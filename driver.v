==> flow/design.v <==
`timescale 1ns / 1ps
module driver( 
input clk,
input [31:0] instruction,  
input [1:0]core_sel ,    
input reset,  
input [31:0] input_output_write_data,  
input [31:0] output_addr_data , 
input pc_ready ,  
output reg  output_write_data_pass,  
output reg  output_addr_data_pass,  
output reg [15:0] output_mem_addr, 
output reg [31:0] output_mem_wdata , 
output reg [3:0] output_wstrb,  
output reg pc_valid,
output reg pc_instr,
input [15:0] mem_addr,  
input [31:0] mem_wdata , 
input [3:0] wstrb ,  
input mem_instr ,   
input mem_valid ,  
output reg [31:0] mem_rdata ,  
output reg mem_ready ,  
output reg chip_reset,  
output  [1:0]chip_core  
    );
   reg [31:0] opcode_pc2driver;  
   reg [31:0] i_o_wdata_pc2driver;  
   reg [31:0] i_o_addr_pc2driver;  
    reg [15:0] mem_addr_risc2driver;
    reg [31:0] mem_wdata_risc2driver;
    reg [3:0] wstrb_risc2driver; 
    reg mem_instr_risc2driver;
    reg [3:0] state; 
    reg [3:0] next_state; 
    parameter idle = 0000; 
    parameter write = 0001;
    parameter busy1 = 0010;
    parameter busy2= 0100; 
    parameter idle2 = 0011;
    assign chip_core = core_sel; 
    always@(posedge clk) begin 
    if(reset) begin 
    state <= idle;
    end
    else 
    begin 
    state <= next_state;
    end
    end
    always@(posedge clk) begin 
    case(state)
    idle : begin 
           next_state <= idle2;
          end
    idle2 : begin 
            if(mem_valid) begin
            next_state <= write; 
            end
            else begin 
            next_state <= idle2;
            end
            end
    write :begin 
           if(!mem_valid) begin 
           next_state <= busy1;
           end
           else begin 
           next_state <= write;
           end 
           end
    busy1 : begin
           if(!mem_valid) begin  
           next_state <= busy2;
           end
           else begin 
           next_state <= write; 
           end
           end
    busy2: begin
           if(!mem_valid) begin  
           next_state <= busy2;
           end
            else begin 
            next_state <= write;
            end
           end
    default : begin 
            next_state <= idle;
    end
    endcase
    end
    always@(posedge clk) begin  
    case(state) 
    idle : begin 
    chip_reset <= 1;
    mem_rdata <=0;
    mem_ready <=0 ;
    mem_addr_risc2driver <= 0;
    mem_wdata_risc2driver <=0;
    wstrb_risc2driver<=0; 
    mem_instr_risc2driver <=0; 
    pc_valid <= 0 ; 
    opcode_pc2driver <= 0 ;
    i_o_wdata_pc2driver <= 0 ;
    i_o_addr_pc2driver <= 0 ;
    output_mem_addr <= 0 ; 
    output_mem_wdata <= 0 ;
    output_addr_data_pass <= 0; 
    output_write_data_pass <=0;
    pc_instr <=0;
    output_wstrb <= 0;
           end
    idle2 :begin 
    chip_reset <= 0;
    pc_valid <= 1;
    end
    write : begin 
           mem_rdata <= opcode_pc2driver; 
           mem_ready <=1 ; 
           mem_addr_risc2driver <=mem_addr; 
           mem_wdata_risc2driver <=mem_wdata; 
           wstrb_risc2driver <= wstrb; 
           mem_instr_risc2driver <= mem_instr;  
           pc_valid <=1 ;  
           end
    busy1: begin 
           opcode_pc2driver <= instruction; 
           mem_ready <= 0;  
           i_o_wdata_pc2driver<=input_output_write_data;
           i_o_addr_pc2driver <=output_addr_data;
           output_mem_addr <=mem_addr_risc2driver;
           output_mem_wdata <= mem_wdata_risc2driver;
            output_wstrb <= wstrb_risc2driver ;
           if(mem_addr_risc2driver ==i_o_addr_pc2driver) begin 
           output_addr_data_pass <=1;
           end
           else begin 
            output_addr_data_pass <=0;
           end
           if(mem_wdata_risc2driver==i_o_wdata_pc2driver) begin
           output_write_data_pass <=1 ;
           end
           else begin 
           output_write_data_pass <=0 ;
           end 
           pc_instr <= mem_instr_risc2driver; 
           pc_valid <= 0 ; 
           end
    busy2: begin 
    opcode_pc2driver <= opcode_pc2driver; 
           mem_ready <= mem_ready ;  
           i_o_wdata_pc2driver<=i_o_wdata_pc2driver;
           i_o_addr_pc2driver <=i_o_addr_pc2driver;
           output_mem_addr <= output_mem_addr;
           output_mem_wdata <=  output_mem_wdata;
           if(mem_addr_risc2driver ==i_o_addr_pc2driver) begin 
           output_addr_data_pass <=1;
           end
           else begin 
            output_addr_data_pass <=0;
           end
           if(mem_wdata_risc2driver==i_o_wdata_pc2driver) begin
           output_write_data_pass <=1 ;
           end
           else begin 
           output_write_data_pass <=0 ;
           end 
           pc_instr <= pc_instr; 
           pc_valid <= pc_valid ; 
           end
    default: begin 
    chip_reset <= 0;
    mem_rdata <=0;
    mem_ready <=0 ;
    mem_addr_risc2driver <= 0;
    mem_wdata_risc2driver <=0;
    wstrb_risc2driver<=0; 
    mem_instr_risc2driver <=0; 
    pc_valid <= 1 ; 
    opcode_pc2driver <= 0 ;
    i_o_wdata_pc2driver <= 0 ;
    i_o_addr_pc2driver <= 0 ;
    output_mem_addr <= 0 ; 
    output_mem_wdata <= 0 ;
    output_addr_data_pass <= 0; 
    output_write_data_pass <=0;
    pc_instr <=0;
     output_wstrb <= 0;
            end
    endcase
    end
endmodule
=== Tool chain data of driver ===
Tool output for the design above, in the order of the flow.
Lines are those of the file above, counted from 1.
Cell names lack the library's common part.
Not given: -

* Top: driver
* Clock port: clk
* Cell library: sky130hd
* Library corner: tt_025C_1v80

=== After elaboration ===
Counts by Yosys on the flattened word-level netlist (proc, flatten, opt, wreduce; memories kept). Register bits leave out memories and registers merged into their read ports (data or address). Print and check cells are left out. Cells with the same type and inputs are merged into one.

* Bits in registers: 247
* Bits of input ports: 155

* Muxes and demuxes: 23
* Reduce/logical cells: 5
* Equality and inequality tests: 5

{| class="wikitable"
|+ Operators by type and width
! operator !! number
|-
| 32-bit parallel mux with 2-bit select || 6
|-
| 16-bit parallel mux with 2-bit select || 2
|-
| 16-bit by 32-bit equality test with 1-bit output || 1
|-
| 32-bit equality test || 1
|-
| 4-bit parallel mux with 4-bit select || 1
|-
| 4-bit parallel mux with 2-bit select || 2
|-
| 1-bit parallel mux with 2-bit select || 6
|-
| 2-bit OR reduction || 4
|-
| 4-bit equality test (second input constant) || 2
|-
| 4-bit 2-to-1 mux || 2
|-
| 4-bit by 1-bit equality test with 1-bit output (second input constant) || 1
|-
| 4-bit zero test || 1
|-
| 3-bit 2-to-1 mux || 1
|-
| 1-bit 2-to-1 mux || 3
|}

=== Longest topological paths ===
Yosys ltp: most cells in a row. Word level: on the elaborated netlist, between registers, memories and ports. Mapped: between sequential cells and ports; inverters and the memories' decode and read muxes count.

* Depth after elaboration: 3
* ABC_AREA: 0
* Mapped depth: 5

=== Synthesis result ===
Yosys stat after the flow's synthesis: flattened, memories mapped to cells. It holds for the ABC_AREA given above (unset counts as 0); a run with the other value may have another netlist.

* Flip-flop cells: 245
* Cells in the netlist: 595
* Synthesis area: 9,522.9 µm²
* Sequential area: 7,287.0 µm²
* Buffers: 27

{| class="wikitable"
|+ Cell types
! cell !! number
|-
| edfxtp_1 || 238
|-
| and2_1 || 234
|-
| xor2_1 || 43
|-
| dfxtp_1 || 7
|-
| clkbuf_1 || 24
|-
| nor4_1 || 13
|-
| xnor2_1 || 6
|-
| nor2_1 || 8
|-
| nand4_1 || 4
|-
| nor2b_1 || 3
|-
| buf_4 || 2
|-
| nor3_1 || 3
|-
| nand2b_1 || 2
|-
| nor4_2 || 1
|-
| or3b_1 || 1
|-
| nand3b_1 || 1
|-
| o22ai_1 || 1
|-
| or2_2 || 1
|}

Other cell types: 3; their cells: 3.

=== Path before layout ===
Path of least setup slack by OpenSTA after synthesis, without wires, with an ideal clock, recovery checks aside; 20% of the period is set as input and as output delay. Where synthesis merged equal registers, the netlist keeps one of their names.

* Kind: reg-to-reg
* From: register state[2]
* To: register mem_addr_risc2driver[10]
* Path delay: 5.442 ns
* Setup time: 0.255 ns
* Time at the first pin: 0.000 ns
* Stages: 6
* Path buffers: 2
* Slack: 0.608 ns
* Arrival time: 5.187 ns
* Clock period: 6.05 ns
* Synthesis period reached: 5.442 ns

"path delay" = arrival - input delay + setup time.
"stages": output pins that drive a net of the path, with the launching flip-flop's if there is one; two outputs of one cell count as two.
"synthesis period reached" is the clock period less the worst setup slack; recovery checks do not enter. This is arithmetic on one report: input and output delays are still those of the set period (20% each).
The rows between start and end are the longest chain of elaborated cells between them; the timing report does not say that the signal goes this way. Where chains are equally long, one stands for them.
Each line given opens the expression or statement behind the cell; cells for indexed reads and writes are added by Yosys, which also makes memories of some case tables.
A register here has more assigning lines than the two given.

* Cells stage by stage: dfxtp_1 -> nand2b_1 -> nor2_1 -> clkbuf_1 -> clkbuf_1 -> and2_1
* Length of the longest elaborated chain: 3
* Elaborated cells between the ends (all ways): 5
* Those cells by class: eq/ne (3); mux (1); reduce/logical (1)

{| class="wikitable"
|+ Ends and longest elaborated chain, post-synthesis
! item !! RTL line !! source
|-
| from (decl) || 34 || <nowiki>reg [3:0] state;</nowiki>
|-
| from (assign) || 44 || <nowiki>state <= idle;</nowiki>
|-
| from (assign) || 48 || <nowiki>state <= next_state;</nowiki>
|-
| 4-bit equality test || 94 || <nowiki>case(state)</nowiki>
|-
| 2-bit OR reduction || - ||
|-
| 16-bit parallel mux with 2-bit select || 94 ||
|-
| to (assign) || 99 || <nowiki>mem_addr_risc2driver <= 0;</nowiki>
|-
| to (assign) || 121 || <nowiki>mem_addr_risc2driver <=mem_addr;</nowiki>
|-
| to (decl) || 30 || <nowiki>reg [15:0] mem_addr_risc2driver;</nowiki>
|}

=== Worst path after layout ===
From the final timing report of entry A: the path of least setup slack in the routed layout; clock arrival at registers is part of the times.

* Kind: reg-to-output
* From: register mem_rdata[12]
* To: output port mem_rdata[12]
* Slack: 1.79 ns
* External output delay: 0.82 ns
* Clock period: 4.11 ns
* Time at the first pin: 0.54 ns
* Path buffers: 1
* Stages: 2
* Arrival time: 1.50 ns

A register here has more assigning lines than the two given.

* Cells stage by stage: edfxtp_1 -> clkdlybuf4s50_1
* Length of the longest elaborated chain: 0
* Elaborated cells between the ends (all ways): 0
* Source lines of those cells: 0

{| class="wikitable"
|+ Ends and longest elaborated chain, after layout
! item !! RTL line !! source
|-
| from (decl) || 22 || <nowiki>output reg [31:0] mem_rdata ,</nowiki>
|-
| from (assign) || 97 || <nowiki>mem_rdata <=0;</nowiki>
|-
| from (assign) || 119 || <nowiki>mem_rdata <= opcode_pc2driver;</nowiki>
|-
| to (decl) || 22 ||
|}

Top module driver; platform sky130hd; tools Yosys and OpenROAD; 2 stored runs in no particular order. Input and output delays are each 20% of the period that was set; the output load is 0.01 pF.
"achieved clock period": clock period set for the run, less the worst setup slack. It is reckoned from that one timing run; input and output delays stay at 20% of the period that was set.
"worst setup path time": the worst setup path's part of the clock period (all of it between registers, 20% less for each end at a port) less its slack. A launch clock that arrives late makes it longer, a capture clock that arrives late makes it shorter.

Entry A
==> flow/run.sh <==
#!/bin/bash
# the make line also repeats the synthesis and layout settings of config.mk as NAME=value (left out here)
make -C /OpenROAD-flow-scripts/flow DESIGN_CONFIG=/design/flow/config.mk WORK_HOME=/design/flow/orfs CLKGATE_MAP_FILE= finish
==> flow/config.mk <==
export PLATFORM = sky130hd
export DESIGN_NAME = driver
export DESIGN_NICKNAME = driver
export VERILOG_FILES = /design/flow/design.v
export SDC_FILE = /design/flow/constraint.sdc
export NUM_CORES = 4
export LEC_CHECK = 0
export ABC_AREA = 0
export CAP_MARGIN = 20
export CELL_PAD_IN_SITES_DETAIL_PLACEMENT = 2
export CELL_PAD_IN_SITES_GLOBAL_PLACEMENT = 1
export CORE_MARGIN = 2
export CORE_UTILIZATION = 34
export MAX_ROUTING_LAYER = met4
export PLACE_DENSITY = 0.72
export SETUP_SLACK_MARGIN = 0.1
export SLEW_MARGIN = 20
==> flow/constraint.sdc <==
create_clock -name core_clock -period 4.11 [get_ports {clk}]
set_input_delay 0.8220 -clock core_clock [delete_from_list [all_inputs] [get_ports {clk}]]
set_output_delay 0.8220 -clock core_clock [all_outputs]
set_load 0.01 [all_outputs]

==> results of entry A <==
chip area after synthesis (Yosys): 9,522.9 µm²
die area: 29,362.5 µm²
utilization: 0.481
worst setup slack after layout: 1.790 ns
worst hold slack: 0.440 ns
achieved clock period: 2.320 ns
worst setup path time: 1.50 ns
worst setup path kind: reg-to-output

Entry B
==> flow/run.sh <==
#!/bin/bash
# the make line also repeats the synthesis and layout settings of config.mk as NAME=value (left out here)
make -C /OpenROAD-flow-scripts/flow DESIGN_CONFIG=/design/flow/config.mk WORK_HOME=/design/flow/orfs CLKGATE_MAP_FILE= finish
==> flow/config.mk <==
export PLATFORM = sky130hd
export DESIGN_NAME = driver
export DESIGN_NICKNAME = driver
export VERILOG_FILES = /design/flow/design.v
export SDC_FILE = /design/flow/constraint.sdc
export NUM_CORES = 4
export LEC_CHECK = 0
export CAP_MARGIN = 20
export CORE_MARGIN = 2
export CORE_UTILIZATION = 40
export SLEW_MARGIN = 20
==> flow/constraint.sdc <==
create_clock -name core_clock -period 7.95 [get_ports {clk}]
set_input_delay 1.5900 -clock core_clock [delete_from_list [all_inputs] [get_ports {clk}]]
set_output_delay 1.5900 -clock core_clock [all_outputs]
set_load 0.01 [all_outputs]

==> results of entry B <==
chip area after synthesis (Yosys): 9,522.9 µm²
die area: 25,057.3 µm²
utilization: 0.562
worst setup slack after layout: 4.770 ns
worst hold slack: 0.453 ns
achieved clock period: 3.180 ns
worst setup path time: 0.00 ns
worst setup path kind: input-to-output
