==> flow/design.v <==
`timescale 1ns / 1ps
module monitor( input write_address_pass , input write_data_pass,
output reg [31:0] instruction_count , input clk, input reset
    );
    always@(posedge clk) begin 
    if(reset) begin 
    instruction_count <= 0 ;
    end
    else if(write_address_pass && write_data_pass) begin 
    instruction_count <= instruction_count +1 ; 
    end
    end
endmodule
== From RTL to reports: monitor ==
The steps from the RTL of monitor to its reports follow in flow order.
Lines are those of the file above, counted from 1.
Operators carry their Yosys type and port widths (W data, S select, Z words).
Library cell names are shortened.
A cell with - has no value.

* Top module: monitor
* Clock: clk
* Library: sky130hd
* Library corner: tt_025C_1v80

== Word-level counts ==
Source: Yosys, flattened and elaborated, memories not mapped. Widths are those after wreduce; folded enables and synchronous resets count as part of the registers. Registers that Yosys merges into a memory's read port (data or address) are not register bits. Print and check cells do not count. Equal cells are merged and count once.

* Add/sub/neg operators: 1
* Reductions and logical operators: 1

{| class="wikitable"
|+ Operator list
! cell !! number
|-
| $add A32 B1 Y32 const B || 1
|-
| $logic_and A1 B1 Y1 || 1
|}

* Output and inout port bits: 32
* Input bits: 4
* Bits in registers: 32

== Logic depth ==
Yosys ltp: most cells in a row. Word level: on the elaborated netlist, between registers, memories and ports. Mapped: between sequential cells and ports; inverters and the memories' decode and read muxes count.

* Depth after elaboration: 1
* ABC_AREA: 0
* Mapped depth: 7
* Gate-level depth less buffers: 5

== Netlist ==
The flow's flattened synthesis, as Yosys stat reports it; memories are mapped. The netlist is that of the ABC_AREA named above (0 if unset); the other value can give another one.
The area totals of this step are shown rounded.

* Buffers: 11
* Mapped flip-flops: 32
* Cell count: 182
* Mapped area: 1,600 sq um

{| class="wikitable"
|+ Cells by type
! type !! number
|-
| dfxtp_1 || 32
|-
| or4_1 || 11
|-
| a21oi_1 || 16
|-
| xnor2_1 || 9
|-
| o31ai_1 || 10
|-
| nand3_1 || 13
|-
| nor2_1 || 17
|-
| mux2_2 || 5
|-
| nor4_1 || 8
|-
| or3_1 || 7
|-
| nand2_1 || 11
|-
| nor2b_1 || 5
|-
| and4_1 || 3
|-
| and3_1 || 4
|-
| o21ai_0 || 5
|-
| buf_6 || 2
|-
| inv_1 || 5
|-
| xor2_1 || 2
|}

Other cell types: 11; their cells: 17.

== Worst setup path after synthesis ==
Path of least setup slack by OpenSTA after synthesis, without wires, with an ideal clock, recovery checks aside; 20% of the period is set as input and as output delay. Where synthesis merged equal registers, the netlist keeps one of their names.

* Kind: flip-flop to flip-flop
* From: register instruction_count[0]
* To: register instruction_count[28]
* Time at the first pin: 0.000 ns
* Path slack: 0.644 ns
* Buffers on the path: 1
* Stages on the path: 7
* Setup time: 0.121 ns
* Path delay: 1.976 ns
* Required time: 2.499 ns
* Period: 2.62 ns
* Arrival time: 1.855 ns
* Synthesis period reached: 1.976 ns

"path delay" is the arrival time less input delay plus setup time.
"stages on the path" counts driving pins, that of a launching flip-flop among them; a cell with two outputs on the path counts twice.
"synthesis period reached" is the clock period less the worst setup slack; recovery checks do not enter. This is arithmetic on one report: input and output delays are still those of the set period (20% each).
Between the ends stands the longest chain of elaborated cells between them, by number of cells; it is not shown to be the way that was timed. Of several equally long chains one is given.
Each line given opens the expression or statement behind the cell; cells for indexed reads and writes are added by Yosys, which also makes memories of some case tables.

* Cell sequence: dfxtp_1 -> ha_1 -> nand3_1 -> or3_1 -> clkbuf_2 -> nor4_1 -> mux2_2
* Cells in the longest elaborated chain: 1

{| class="wikitable"
|+ Ends and longest elaborated chain, post-synthesis
! what !! line !! RTL
|-
| start: declaration || 3 || <nowiki>output reg [31:0] instruction_count , input clk, input reset</nowiki>
|-
| start: assignment || 7 || <nowiki>instruction_count <= 0 ;</nowiki>
|-
| start: assignment || 10 || <nowiki>instruction_count <= instruction_count +1 ;</nowiki>
|-
| $add A32 B1 Y32 || 10 ||
|-
| end: assignment || 7 ||
|-
| end: assignment || 10 ||
|-
| end: declaration || 3 ||
|}

== Worst path after layout ==
From the final timing report of run 2: the path of least setup slack in the routed layout; clock arrival at registers is part of the times.

* Kind: input port to flip-flop
* From: input port write_address_pass
* To: register instruction_count[28]
* Stages on the path: 5
* Required time: 2.55 ns
* Setup time: 0.11 ns
* Period: 2.38 ns
* External input delay: 0.48 ns
* Arrival time: 2.37 ns
* Path slack: 0.18 ns
* Buffers on the path: 1
* Time at the first pin: 0.48 ns

Between the ends stands the longest chain of elaborated cells between them, by number of cells; it is not shown to be the way that was timed. Of several equally long chains one is given.

* Cell sequence: clkdlybuf4s50_1 -> nand3_1 -> or3_1 -> nor4_1 -> mux2_2
* Cells in the longest elaborated chain: 1

{| class="wikitable"
|+ Ends and longest elaborated chain, post-layout
! what !! line !! RTL
|-
| start: declaration || 2 || <nowiki>module monitor( input write_address_pass , input write_data_pass,</nowiki>
|-
| $logic_and A1 B1 Y1 || 9 || <nowiki>else if(write_address_pass && write_data_pass) begin</nowiki>
|-
| end: assignment || 7 || <nowiki>instruction_count <= 0 ;</nowiki>
|-
| end: assignment || 10 || <nowiki>instruction_count <= instruction_count +1 ;</nowiki>
|-
| end: declaration || 3 || <nowiki>output reg [31:0] instruction_count , input clk, input reset</nowiki>
|}

Settings and measured results of 2 stored flow runs for module monitor (sky130hd), not sorted in any way. The constraints put input and output delay at 20% of the set period each and load the outputs with 0.01 pF.
"achieved period": clock period set for the run, less the worst setup slack. It is reckoned from that one timing run; input and output delays stay at 20% of the period that was set.
"time on the worst setup path" is the time allowed to the run's worst setup path (the clock period less input and output delay, where it has them) less its slack. Clock arrival times count: a late capture clock shortens it, a late launch clock lengthens it.
"total power of the final layout" rests on the timing tool's default activity at the inputs, not on a simulated workload.
Values from the reports are rounded here.

=== Run 1 ===
{| class="wikitable"
! Setting !! Value
|-
| period_ns || 1.69
|-
| CORE_UTILIZATION || 56
|-
| CELL_PAD_IN_SITES_GLOBAL_PLACEMENT || 2
|-
| ABC_AREA || 0
|-
| GPL_TIMING_DRIVEN || 0
|-
| GPL_ROUTABILITY_DRIVEN || 0
|-
| CTS_CLUSTER_DIAMETER || 25
|-
| CAP_MARGIN || 5
|-
| SLEW_MARGIN || 20
|-
| CORE_MARGIN || 2
|}
No final report: placement broke off with GPL-0301.

=== Run 2 ===
{| class="wikitable"
! Setting !! Value
|-
| period_ns || 2.38
|-
| SETUP_SLACK_MARGIN || 0.04
|-
| CAP_MARGIN || 20
|-
| CORE_MARGIN || 2
|-
| CORE_UTILIZATION || 40
|-
| SLEW_MARGIN || 20
|-
! Result !! Value
|-
| Summed negative setup slack || 0.000 ns
|-
| Utilization || 57 %
|-
| Standard-cell area after layout || 2,100 sq um
|-
| Time on the worst setup path || 1.73 ns
|-
| Kind of the worst setup path || input port to flip-flop
|-
| Die area || 4,400 sq um
|-
| Achieved period || 2.202 ns
|-
| Total power of the final layout || 960 uW
|-
| Smallest hold slack || 0.50 ns
|-
| Synthesized cell area || 1,600 sq um
|-
| Setup slack of the worst path || 0.18 ns
|}
